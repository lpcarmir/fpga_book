==> flow/design.v <==
`timescale 1ns / 1ps
module spi_master(
    input 				clk,
    input 				MISO,
    output 				MOSI,
    output reg			SCK,
    output reg			SS,
    input 		[7:0] din,
    input 				en,
    output reg			busy,
    output reg	[7:0] dout,
    output reg			valid
    );
localparam idle=3'h0;
localparam start=3'h1;
localparam data1=3'h2;
localparam data2=3'h3;
localparam end_state=3'h4;
reg [2:0] state;
reg [2:0] i;
reg [5:0] cnt_1us;
reg [7:0] buf_in;
reg [7:0] buf_out;
initial begin
	state=0;
end
always @ (posedge clk) begin
	valid<=0;
	case (state)
		idle:begin
			SS<=1;
			SCK<=0;
			busy<=0;
			if(en==1)begin
				state<=1;
				buf_in<=din;
				cnt_1us<=0;
				busy<=1;
			end
		end
		start:begin
			SS<=0;
			SCK<=0;
			cnt_1us<=cnt_1us+1;
			if(cnt_1us==49)begin
				cnt_1us<=0;
				i<=0;
				state<=data1;
			end
		end
		data1:begin
			SS<=0;
			SCK<=1;
			if(cnt_1us==1)begin
				buf_out<={buf_out[6:0],MISO};
			end
			cnt_1us<=cnt_1us+1;
			if(cnt_1us==49)begin
				cnt_1us<=0;
				buf_in<={buf_in[6:0],1'b0};
				state<=data2;
				i<=i+1;
				if(i==7)state<=end_state;
			end
		end
		data2:begin
			SS<=0;
			SCK<=0;
			cnt_1us<=cnt_1us+1;
			if(cnt_1us==49)begin
				cnt_1us<=0;
				state<=data1;
			end
		end
		end_state:begin
			SS<=1;
			SCK<=0;
			dout<=buf_out;
			valid<=1;
			state<=idle;
		end
	endcase
end
assign MOSI=buf_in[7];
endmodule
# Tool chain data of spi_master

Tool output for the design above, in the order of the flow.
Lines are those of the file above, counted from 1.
Operators carry their Yosys type and port widths (W data, S select, Z words).
Cell names lack the library's common part.
A cell with -- has no value.

Top: spi_master
Clock input: clk
Cell library: sky130hd
Timing corner: tt_025C_1v80

# Elaborated design

Source: Yosys, flattened and elaborated, memories not mapped. Widths are those after wreduce. Registers that Yosys merges into a memory's read port (data or address) are not register bits. Print and check cells do not count. Equal cells are merged and count once.

Flip-flop bits (word level): 40
Bits of input ports: 11
Output and inout port bits: 13
Word-level cells: 57

Add/subtract/negate cells: 2
Eq/ne operators: 11
Mux-type cells: 18
Reduce/logical cells: 16

Operators by type and width:

| operator              | number |
| $mux W3               | 6 |
| $pmux W8 S2           | 1 |
| $mux W8               | 2 |
| $pmux W6 S2           | 1 |
| $pmux W3 S4           | 1 |
| $mux W6               | 2 |
| $reduce_bool A2 Y1    | 4 |
| $ne A2 B2 Y1 const B  | 3 |
| $eq A3 B2 Y1 const B  | 2 |
| $eq A3 B3 Y1 const B  | 2 |
| $reduce_and A3 Y1     | 2 |
| $add A6 B1 Y6 const B | 1 |
| $eq A6 B1 Y1 const B  | 1 |
| $eq A6 B6 Y1 const B  | 1 |
| $pmux W3 S2           | 1 |
| $reduce_bool A5 Y1    | 1 |
| $reduce_and A2 Y1     | 2 |
| $reduce_or A2 Y1      | 2 |
| $reduce_and A4 Y1     | 1 |
| $reduce_bool A4 Y1    | 1 |
| $reduce_or A4 Y1      | 1 |
| $pmux W1 S2           | 2 |
| $add A3 B1 Y3 const B | 1 |
| $eq A3 B1 Y1 const B  | 1 |
| $logic_not A3 Y1      | 1 |
| $reduce_or A3 Y1      | 1 |
| $ne A2 B1 Y1 const B  | 1 |
| $mux W1               | 2 |

# Depth

Depth = most cells in a row (Yosys ltp): at word level without a register or memory, in the mapped netlist without a sequential cell, where the memories' decode and read muxes count.

Depth in word-level cells: 4
ABC_AREA: 0
Mapped depth: 5
Mapped depth without buffers: 5

# Mapped cells and area

Source: synth_stat.txt of the flow (Yosys; design flattened, memories mapped). It holds for the ABC_AREA given above (unset counts as 0); a run with the other value may have another netlist.
Totals and module areas in this step are rounded.

Cell count: 102
Cell area after synthesis: 1,654 um2
Flip-flop cells: 40
Buffers: 4

Cell types:

| type      | number |
| edfxtp_1  | 39 |
| mux2_1    | 7 |
| ha_1      | 4 |
| nor2_1    | 9 |
| and2_1    | 4 |
| nor3b_2   | 2 |
| a21oi_1   | 4 |
| dfxtp_1   | 1 |
| xnor2_1   | 2 |
| xor2_1    | 2 |
| o21ai_4   | 1 |
| a2bb2oi_2 | 1 |
| nand3_1   | 3 |
| nor4b_2   | 1 |
| o21ai_0   | 3 |
| nor2b_1   | 2 |
| inv_1     | 3 |
| mux2_2    | 1 |

Other cell types: 11; their cells: 13.

# Timing after synthesis

OpenSTA on the mapped netlist: ideal clock, no wires. The path of least setup slack (recovery checks aside). Input and output delay are each 20% of the period. Register names are those of the netlist, which keeps one name where synthesis merged equal registers.

Path type: reg2reg
From: register cnt_1us[1]
To: register buf_out[0]
Clock period: 2.35 ns
Setup time: 0.380 ns
Time at the first pin: 0.000 ns
Arrival: 1.605 ns
Data required time: 1.970 ns
Path slack: 0.366 ns
Path delay: 1.985 ns
Stages: 5
Path buffers: 0
Synthesis period reached: 1.984 ns

"path delay" = arrival - input delay + setup time.
"stages": output pins that drive a net of the path, with the launching flip-flop's if there is one; two outputs of one cell count as two.
"synthesis period reached" = period - worst setup slack (recovery checks aside). The figure is calculated, with input and output delays left at 20% of the set period.
The rows between start and end are the longest chain of elaborated cells between them; the timing report does not say that the signal goes this way. Where chains are equally long, one stands for them.
Each line given opens the expression or statement behind the cell; cells for indexed reads and writes are added by Yosys, which also makes memories of some case tables.
At most two assigning lines are given for a register; there are more.

Path through: edfxtp_1 -> inv_1 -> ha_1 -> or3b_4 -> nor4b_2
Cells in the longest elaborated chain: 2

Ends and longest elaborated chain, after synthesis:

| element            | line | source |
| start: declaration | 21   | `reg [5:0] cnt_1us;` |
| start: assignment  | 44   | `cnt_1us<=cnt_1us+1;` |
| start: assignment  | 57   | `cnt_1us<=cnt_1us+1;` |
| $eq A6 B1 Y1       | 54   | `if(cnt_1us==1)begin` |
| $reduce_and A2 Y1  | --   |  |
| end: assignment    | 55   | `buf_out<={buf_out[6:0],MISO};` |
| end: declaration   | 23   | `reg [7:0] buf_out;` |

# Worst path after layout

Path of least setup slack in the final report of job 2 (OpenROAD, finished layout, wires in). Where an end is a register, its clock arrival counts in the times.

Path type: reg2reg
From: register cnt_1us[1]
To: register buf_out[0]
Clock period: 3.61 ns
Setup time: 0.37 ns
Time at the first pin: 0.29 ns
Arrival: 2.15 ns
Data required time: 3.54 ns
Path slack: 1.39 ns
Stages: 5
Path buffers: 0

The rows between start and end are the longest chain of elaborated cells between them; the timing report does not say that the signal goes this way. Where chains are equally long, one stands for them.
At most two assigning lines are given for a register; there are more.

Path through: edfxtp_1 -> inv_1 -> ha_1 -> or3b_4 -> nor4b_2
Cells in the longest elaborated chain: 2

Ends and longest elaborated chain, post-layout:

| element            | line | source |
| start: declaration | 21   | `reg [5:0] cnt_1us;` |
| start: assignment  | 44   | `cnt_1us<=cnt_1us+1;` |
| start: assignment  | 57   | `cnt_1us<=cnt_1us+1;` |
| $eq A6 B1 Y1       | 54   | `if(cnt_1us==1)begin` |
| $reduce_and A2 Y1  | --   |  |
| end: assignment    | 55   | `buf_out<={buf_out[6:0],MISO};` |
| end: declaration   | 23   | `reg [7:0] buf_out;` |

Settings and measured results of 2 stored flow runs for module spi_master (sky130hd), not sorted in any way. The constraints put input and output delay at 20% of the set period each and load the outputs with 0.01 pF.
"time of the worst setup path" = time allowed to the worst setup path (clock period - input delay - output delay, where it has them) - its slack; a late launch clock adds to it, a late capture clock takes from it.
Results are given in rounded form.

## Job 1

==> flow/run.sh <==
#!/bin/bash
# the make line also repeats the synthesis and layout settings of config.mk as NAME=value (left out here)
make -C /OpenROAD-flow-scripts/flow DESIGN_CONFIG=/design/flow/config.mk WORK_HOME=/design/flow/orfs CLKGATE_MAP_FILE= finish
==> flow/config.mk <==
export PLATFORM = sky130hd
export DESIGN_NAME = spi_master
export DESIGN_NICKNAME = spi_master
export VERILOG_FILES = /design/flow/design.v
export SDC_FILE = /design/flow/constraint.sdc
export NUM_CORES = 4
export LEC_CHECK = 0
export ABC_AREA = 1
export CAP_MARGIN = 20
export CELL_PAD_IN_SITES_GLOBAL_PLACEMENT = 1
export CORE_MARGIN = 2
export CORE_UTILIZATION = 71
export CTS_CLUSTER_DIAMETER = 65
export CTS_CLUSTER_SIZE = 90
export GPL_ROUTABILITY_DRIVEN = 0
export MAX_ROUTING_LAYER = met4
export PLACE_DENSITY_LB_ADDON = 0.19
export SETUP_SLACK_MARGIN = 0.1
export SLEW_MARGIN = 20
export TNS_END_PERCENT = 30
==> flow/constraint.sdc <==
create_clock -name core_clock -period 1.25 [get_ports {clk}]
set_input_delay 0.2500 -clock core_clock [delete_from_list [all_inputs] [get_ports {clk}]]
set_output_delay 0.2500 -clock core_clock [all_outputs]
set_load 0.01 [all_outputs]

Job 1: stopped before the end: placement reported FLW-0024

## Job 2

==> flow/run.sh <==
#!/bin/bash
# the make line also repeats the synthesis and layout settings of config.mk as NAME=value (left out here)
make -C /OpenROAD-flow-scripts/flow DESIGN_CONFIG=/design/flow/config.mk WORK_HOME=/design/flow/orfs CLKGATE_MAP_FILE= finish
==> flow/config.mk <==
export PLATFORM = sky130hd
export DESIGN_NAME = spi_master
export DESIGN_NICKNAME = spi_master
export VERILOG_FILES = /design/flow/design.v
export SDC_FILE = /design/flow/constraint.sdc
export NUM_CORES = 4
export LEC_CHECK = 0
export ABC_AREA = 0
export CAP_MARGIN = 20
export CELL_PAD_IN_SITES_DETAIL_PLACEMENT = 1
export CORE_ASPECT_RATIO = 0.74
export CORE_MARGIN = 2
export CORE_UTILIZATION = 22
export CTS_CLUSTER_DIAMETER = 155
export CTS_CLUSTER_SIZE = 60
export PLACE_DENSITY_LB_ADDON = 0.22
export SETUP_SLACK_MARGIN = 0.94
export SLEW_MARGIN = 10
==> flow/constraint.sdc <==
create_clock -name core_clock -period 3.61 [get_ports {clk}]
set_input_delay 0.7220 -clock core_clock [delete_from_list [all_inputs] [get_ports {clk}]]
set_output_delay 0.7220 -clock core_clock [all_outputs]
set_load 0.01 [all_outputs]

| result of job 2 | value |
|---|---|
| chip area in the Yosys report | 1,654 um2 |
| full die area | 8,236 um2 |
| standard-cell area of the final layout | 2,112 um2 |
| worst slack on setup checks | 1.387 ns |
| sum of negative setup slack | 0.000 ns |
| worst hold slack in the final report | 0.433 ns |
| time of the worst setup path | 2.22 ns |
| worst setup path kind | reg2reg |
