==> flow/design.v <==
`timescale 1ns / 1ps
module i2c_master(
    input en,
    input [7:0] din,
    output reg [7:0] dout,
    output reg valid,
    input clk,
    output reg busy,
    output reg ack,
    input stop,
    inout sda,
    inout scl
    );
reg [3:0] state;
localparam idle=0;
localparam start1=1;
localparam start2=2;
localparam data1=3;
localparam data2=4;
localparam send_data=5;
localparam get_data1=6;
localparam get_data2=7;
localparam get_data3=8;
localparam stop_state1=9;
localparam stop_state2=10;
reg ssda,sscl,sda_dir,scl_dir;
reg [8:0] cnt_10us;
reg [7:0] buff;
reg [2:0] i;
reg master_type;
reg f1,f2,f3;
reg [2:0] temp;
reg stop_flag;
always @ (posedge clk) begin
	valid<=0;
	case (state)
		idle:begin
			sda_dir<=0;
			scl_dir<=0;
			busy<=0;
			if(en==1)begin
				state<=start1;
				cnt_10us<=0;
				busy<=1;
			end
		end
		start1:begin
			sda_dir<=1;
			ssda<=0;
			cnt_10us<=cnt_10us+1;
			if(cnt_10us==499)begin
				cnt_10us<=0;
				scl_dir<=1;
				sscl<=0;
				state<=start2;
			end
		end
		start2:begin
			if(cnt_10us<499)begin
				cnt_10us<=cnt_10us+1;
			end
			else begin
				busy<=0;
				if(en==1)begin
					cnt_10us<=0;
					state<=data1;
					buff<=din;
					busy<=1;
					if(din[0]==1)master_type=1; 
					else master_type=0; 
				end
			end
		end
		data1:begin
			ssda<=buff[7];
			cnt_10us<=cnt_10us+1;
			if(cnt_10us>173 && cnt_10us<325)
				sscl<=1;
			else
				sscl<=0;
			if(cnt_10us==499)begin
				cnt_10us<=0;
				i<=i+1;
				if(i==7)begin
					i<=0;
					state<=data2;
				end
				buff<={buff[6:0],1'b0};
			end
		end
		data2:begin
			sda_dir<=0;
			cnt_10us<=cnt_10us+1;
			if(cnt_10us>173 && cnt_10us<325)
				sscl<=1;
			else
				sscl<=0;
			if(cnt_10us==249)f1<=sda;
			if(cnt_10us==250)f2<=sda;
			if(cnt_10us==251)f3<=sda;
			if(cnt_10us==499)begin
				cnt_10us<=0;
				if((f1+f2+f3)<2)ack<=0;
				else ack<=1;
				if(master_type==0)state<=send_data;
				else state<=get_data1;
				i<=0;
				busy<=0;
			end
		end
		send_data:begin
			busy<=0;
			if(en==1)begin
				cnt_10us<=0;
				state<=data1;
				buff<=din;
				busy<=1;
			end
			if(stop==1)begin
				state<=stop_state1;
			end
		end
		get_data1:begin
			if(en==1)begin
				busy<=1;
				state<=get_data2;
				stop_flag<=0;
			end
			if(stop==1)begin
				busy<=1;
				state<=get_data2;
				stop_flag<=1;
			end
		end
		get_data2:begin
			sda_dir<=0;
			cnt_10us<=cnt_10us+1;
			if(cnt_10us>173 && cnt_10us<325)
				sscl<=1;
			else
				sscl<=0;
			if(cnt_10us==249)f1<=sda;
			if(cnt_10us==250)f2<=sda;
			if(cnt_10us==251)f3<=sda;
			if(cnt_10us==498)
				temp<=f1+f2+f3;
			if(cnt_10us==499)begin
				cnt_10us<=0;
				if(temp<2)buff<={buff[6:0],1'b0};
				else buff<={buff[6:0],1'b1};
				i<=i+1;
				if(i==7)begin
					i<=0;
					state<=get_data3;
				end
			end
		end
		get_data3:begin
			sda_dir<=1;
			if(stop_flag) ssda<=1;
			else  ssda<=0;
			cnt_10us<=cnt_10us+1;
			if(cnt_10us>173 && cnt_10us<325)
				sscl<=1;
			else
				sscl<=0;
			if(cnt_10us==499)begin
				valid<=1;
				dout<=buff;
				cnt_10us<=0;
				if(stop_flag)state<=stop_state1;
				else state<=get_data1;
			end
		end
		stop_state1:begin
			scl_dir<=0;
			cnt_10us<=cnt_10us+1;
			if(cnt_10us==499)begin
				cnt_10us<=0;
				state<=stop_state2;
			end
		end
		stop_state2:begin
			sda_dir<=0;
			cnt_10us<=cnt_10us+1;
			if(cnt_10us==499)begin
				cnt_10us<=0;
				state<=idle;
			end
		end
	endcase
end
assign sda=(sda_dir==1)?(ssda):1'bZ;
assign scl=(scl_dir==1)?(sscl):1'bZ;
endmodule
======== Tool chain data of i2c_master ========
What the tools print for i2c_master, step after step.
Line numbers count from 1 in the design file above.
Operators: Yosys type, input widths -> output width; for muxes data width and select width s.
Cell names lack the library's common part.
The mark n/a stands for no value.
inputs
  top module .............................. i2c_master
  clock input ............................. clk
  cell library ............................ sky130hd
  timing corner ........................... tt_025C_1v80

======== Word level ========
Counts by Yosys on the flattened word-level netlist (proc, flatten, opt, wreduce; memories kept). Register bits leave out memories and registers merged into their read ports (data or address). Print and check cells are left out.
operators by class
  add/subtract/negate cells ............... 6
  order comparisons ....................... 5
  equal/unequal tests ..................... 32
  multiplexer cells ....................... 57
  bitwise gates (word level) .............. 1
  reductions and logical operators ........ 35
operators with widths
  cell                 number
  $mux 4               16
  $pmux 4 s11          1
  $pmux 8 s4           1
  $mux 8               4
  $eq 9x8->1 const B   3
  $pmux 9 s3           1
  $mux 9               3
  $ne 2x2->1 const B   11
  $mux 1               21
  $reduce_and 2->1     9
  $lt 9x9->1 const B   2
  $eq 9x9->1 const B   2
  $eq 4x3->1 const B   4
  $reduce_and 13->1    1
  $eq 4x4->1 const B   3
  $reduce_bool 11->1   1
  $reduce_bool 10->1   1
  $reduce_or 2->1      5
  $reduce_bool 5->1    2
  $add 9x1->9 const B  1
  $gt 9x8->1 const B   1
  $mux 3               3
  $ne 2x1->1 const B   4
  $reduce_bool 2->1    4
  $eq 4x2->1 const B   2
  $reduce_and 4->1     2
  $reduce_or 4->1      2
  $reduce_or 7->1      1
Not listed: further kinds 18, cells in them 25.
storage and ports
  bits in registers ....................... 47
  bits of input ports ..................... 11
  output and inout port bits .............. 13
  elaborated cells ........................ 154

======== Longest topological paths ========
Yosys ltp: most cells in a row. Word level: on the elaborated netlist, between registers, memories and ports. Mapped: between sequential cells and ports; inverters and the memories' decode and read muxes count.
logic depth
  depth after elaboration ................. 4
  ABC_AREA ................................ 0
  depth in mapped cells ................... 8
  depth with buffers taken out ............ 6

======== Synthesis result ========
Yosys stat after the flow's synthesis: flattened, memories mapped to cells. It holds for the ABC_AREA given above (unset counts as 0); a run with the other value may have another netlist.
Totals and module areas in this step are rounded.
cells by type
  type      number  area in all (µm²)
  edfxtp_1  39      1.17E+03
  dfxtp_1   11      220.211
  mux2_2    8       90.086
  a21oi_1   15      75.072
  ha_1      6       75.072
  nand2_1   19      71.318
  o21ai_0   12      60.058
  and2_1    8       50.048
  inv_1     13      48.797
  nor2_1    13      48.797
  buf_6     4       45.043
  nand3_1   8       40.038
  a22o_1    4       35.034
  nor3_1    7       35.034
  a21o_1    3       22.522
  a22oi_1   3       22.522
  o211ai_1  3       22.522
  nor4_4    1       21.27
Not listed: further types 32, cells in them 45.
mapped netlist
  cell count .............................. 222
  synthesis area .......................... 2492 µm²
  sequential area ......................... 1391 µm²
  flip-flop cells ......................... 50
  buffers ................................. 12

======== Path before layout ========
Path of least setup slack by OpenSTA after synthesis, without wires, with an ideal clock, recovery checks aside; 20% of the period is set as input and as output delay. Where synthesis merged equal registers, the netlist keeps one of their names.
path post-synthesis
  path kind ............................... register -> register
  from .................................... register cnt_10us[7]
  to ...................................... register buff[0]
  clock period ............................ 1.87 ns
  library setup time ...................... 0.377 ns
  time at the first pin ................... 0.000 ns
  arrival time ............................ 1.630 ns
  required time ........................... 1.493 ns
  slack ................................... -0.137 ns
  delay of the path ....................... 2.007 ns
  stages .................................. 8
  buffers on the path ..................... 3
  period reached after synthesis .......... 2.007 ns
"delay of the path" = arrival - input delay + setup time.
"stages" counts driving pins, that of a launching flip-flop among them; a cell with two outputs on the path counts twice.
"period reached after synthesis" = period - worst setup slack (recovery checks aside). The figure is calculated, with input and output delays left at 20% of the set period.
The rows between start and end are the longest chain of elaborated cells between them; the timing report does not say that the signal goes this way. Where chains are equally long, one stands for them.
A line is the first line of the expression or statement that the cell stems from. Yosys adds cells for indexed reads and writes and turns some case tables into memories.
At most two assigning lines are given for a register; there are more.
Only ways into the end's enable, where the timed path ends, are counted here.
between the ends, post-synthesis
  path through ............................ edfxtp_1 -> clkbuf_2 -> and4_1 -> buf_6 -> and4_4 -> buf_6 -> o21ai_0 -> a22oi_1
  cells in the longest elaborated chain ... 3
  elaborated cells on any way between the ends .. 6
  classes of those cells .................. compare (1); eq/ne (4); reduce/logical (1)
ends and longest elaborated chain, post-synthesis
  item              line  RTL
  start, declared   27    reg [8:0] cnt_10us;
  start, assigned   50    cnt_10us<=cnt_10us+1;
  start, assigned   60    cnt_10us<=cnt_10us+1;
  $lt 9x9->1        59    if(cnt_10us<499)begin
  $ne 2x2->1        n/a
  $reduce_and 4->1  n/a
  end, assigned     67    buff<=din;
  end, assigned     88    buff<={buff[6:0],1'b0};
  end, declared     28    reg [7:0] buff;

======== Timing after layout ========
From the final timing report of entry A: the path of least setup slack in the routed layout; clock arrival at registers is part of the times.
path after layout
  path kind ............................... register -> register
  from .................................... register cnt_10us[6]
  to ...................................... register buff[6]
  clock period ............................ 2.53 ns
  library setup time ...................... 0.27 ns
  time at the first pin ................... 0.29 ns
  arrival time ............................ 2.14 ns
  required time ........................... 2.56 ns
  slack ................................... 0.43 ns
  stages .................................. 6
  buffers on the path ..................... 1
The rows between start and end are the longest chain of elaborated cells between them; the timing report does not say that the signal goes this way. Where chains are equally long, one stands for them.
At most two assigning lines are given for a register; there are more.
Only ways into the end's enable, where the timed path ends, are counted here.
between the ends, after layout
  path through ............................ edfxtp_1 -> and4_1 -> and4_4 -> o21ai_0 -> a22oi_1 -> buf_4
  cells in the longest elaborated chain ... 3
  elaborated cells on any way between the ends .. 6
  classes of those cells .................. compare (1); eq/ne (4); reduce/logical (1)
ends and longest elaborated chain, after layout
  item              line  RTL
  start, declared   27    reg [8:0] cnt_10us;
  start, assigned   50    cnt_10us<=cnt_10us+1;
  start, assigned   60    cnt_10us<=cnt_10us+1;
  $lt 9x9->1        59    if(cnt_10us<499)begin
  $ne 2x2->1        n/a
  $reduce_and 4->1  n/a
  end, assigned     67    buff<=din;
  end, assigned     88    buff<={buff[6:0],1'b0};
  end, declared     28    reg [7:0] buff;

2 stored runs of i2c_master in the flow (synthesis by Yosys, layout by OpenROAD, sky130hd cells), in arbitrary order. Constraints: input delay and output delay 20% of the set period each, output load 0.01 pF.
"worst setup path time" = time allowed to the worst setup path (clock period - input delay - output delay, where it has them) - its slack; a late launch clock adds to it, a late capture clock takes from it.
"total power after layout": no workload was simulated; the value follows from the tool's default switching activity.
The measured numbers are rounded.

======== entry A ========
==> flow/run.sh <==
#!/bin/bash
# the make line also repeats the synthesis and layout settings of config.mk as NAME=value (left out here)
make -C /OpenROAD-flow-scripts/flow DESIGN_CONFIG=/design/flow/config.mk WORK_HOME=/design/flow/orfs CLKGATE_MAP_FILE= finish
==> flow/config.mk <==
export PLATFORM = sky130hd
export DESIGN_NAME = i2c_master
export DESIGN_NICKNAME = i2c_master
export VERILOG_FILES = /design/flow/design.v
export SDC_FILE = /design/flow/constraint.sdc
export NUM_CORES = 4
export LEC_CHECK = 0
export CAP_MARGIN = 20
export CORE_MARGIN = 2
export CORE_UTILIZATION = 40
export SETUP_SLACK_MARGIN = 0.17
export SLEW_MARGIN = 20
==> flow/constraint.sdc <==
create_clock -name core_clock -period 2.53 [get_ports {clk}]
set_input_delay 0.5060 -clock core_clock [delete_from_list [all_inputs] [get_ports {clk}]]
set_output_delay 0.5060 -clock core_clock [all_outputs]
set_load 0.01 [all_outputs]

-------- measured, entry A --------
  total power after layout ................ 2.124 mW
  synthesized cell area ................... 2492 µm²
  post-route setup TNS .................... 0.000 ns
  worst hold slack in the final report .... 0.303 ns
  final design utilization ................ 48.5 %
  worst setup path time ................... 2.10 ns
  worst setup path type ................... register -> register
  area of the die ......................... 6878 µm²
  setup slack of the worst path ........... 0.425 ns

======== entry B ========
==> flow/run.sh <==
#!/bin/bash
# the make line also repeats the synthesis and layout settings of config.mk as NAME=value (left out here)
make -C /OpenROAD-flow-scripts/flow DESIGN_CONFIG=/design/flow/config.mk WORK_HOME=/design/flow/orfs CLKGATE_MAP_FILE= finish
==> flow/config.mk <==
export PLATFORM = sky130hd
export DESIGN_NAME = i2c_master
export DESIGN_NICKNAME = i2c_master
export VERILOG_FILES = /design/flow/design.v
export SDC_FILE = /design/flow/constraint.sdc
export NUM_CORES = 4
export LEC_CHECK = 0
export ABC_AREA = 0
export CAP_MARGIN = 20
export CORE_ASPECT_RATIO = 0.51
export CORE_MARGIN = 2
export CORE_UTILIZATION = 36
export CTS_CLUSTER_DIAMETER = 176
export GPL_ROUTABILITY_DRIVEN = 0
export GPL_TIMING_DRIVEN = 1
export PLACE_DENSITY = 0.45
export SLEW_MARGIN = 20
==> flow/constraint.sdc <==
create_clock -name core_clock -period 1.63 [get_ports {clk}]
set_input_delay 0.3260 -clock core_clock [delete_from_list [all_inputs] [get_ports {clk}]]
set_output_delay 0.3260 -clock core_clock [all_outputs]
set_load 0.01 [all_outputs]

-------- measured, entry B --------
  final design utilization ................ 53.6 %
  total power after layout ................ 4.039 mW
  post-route setup TNS .................... -1.517 ns
  setup slack of the worst path ........... -0.084 ns
  worst hold slack in the final report .... 0.130 ns
  synthesized cell area ................... 2492 µm²
  area of the die ......................... 7643 µm²
  worst setup path time ................... 1.71 ns
  worst setup path type ................... register -> register
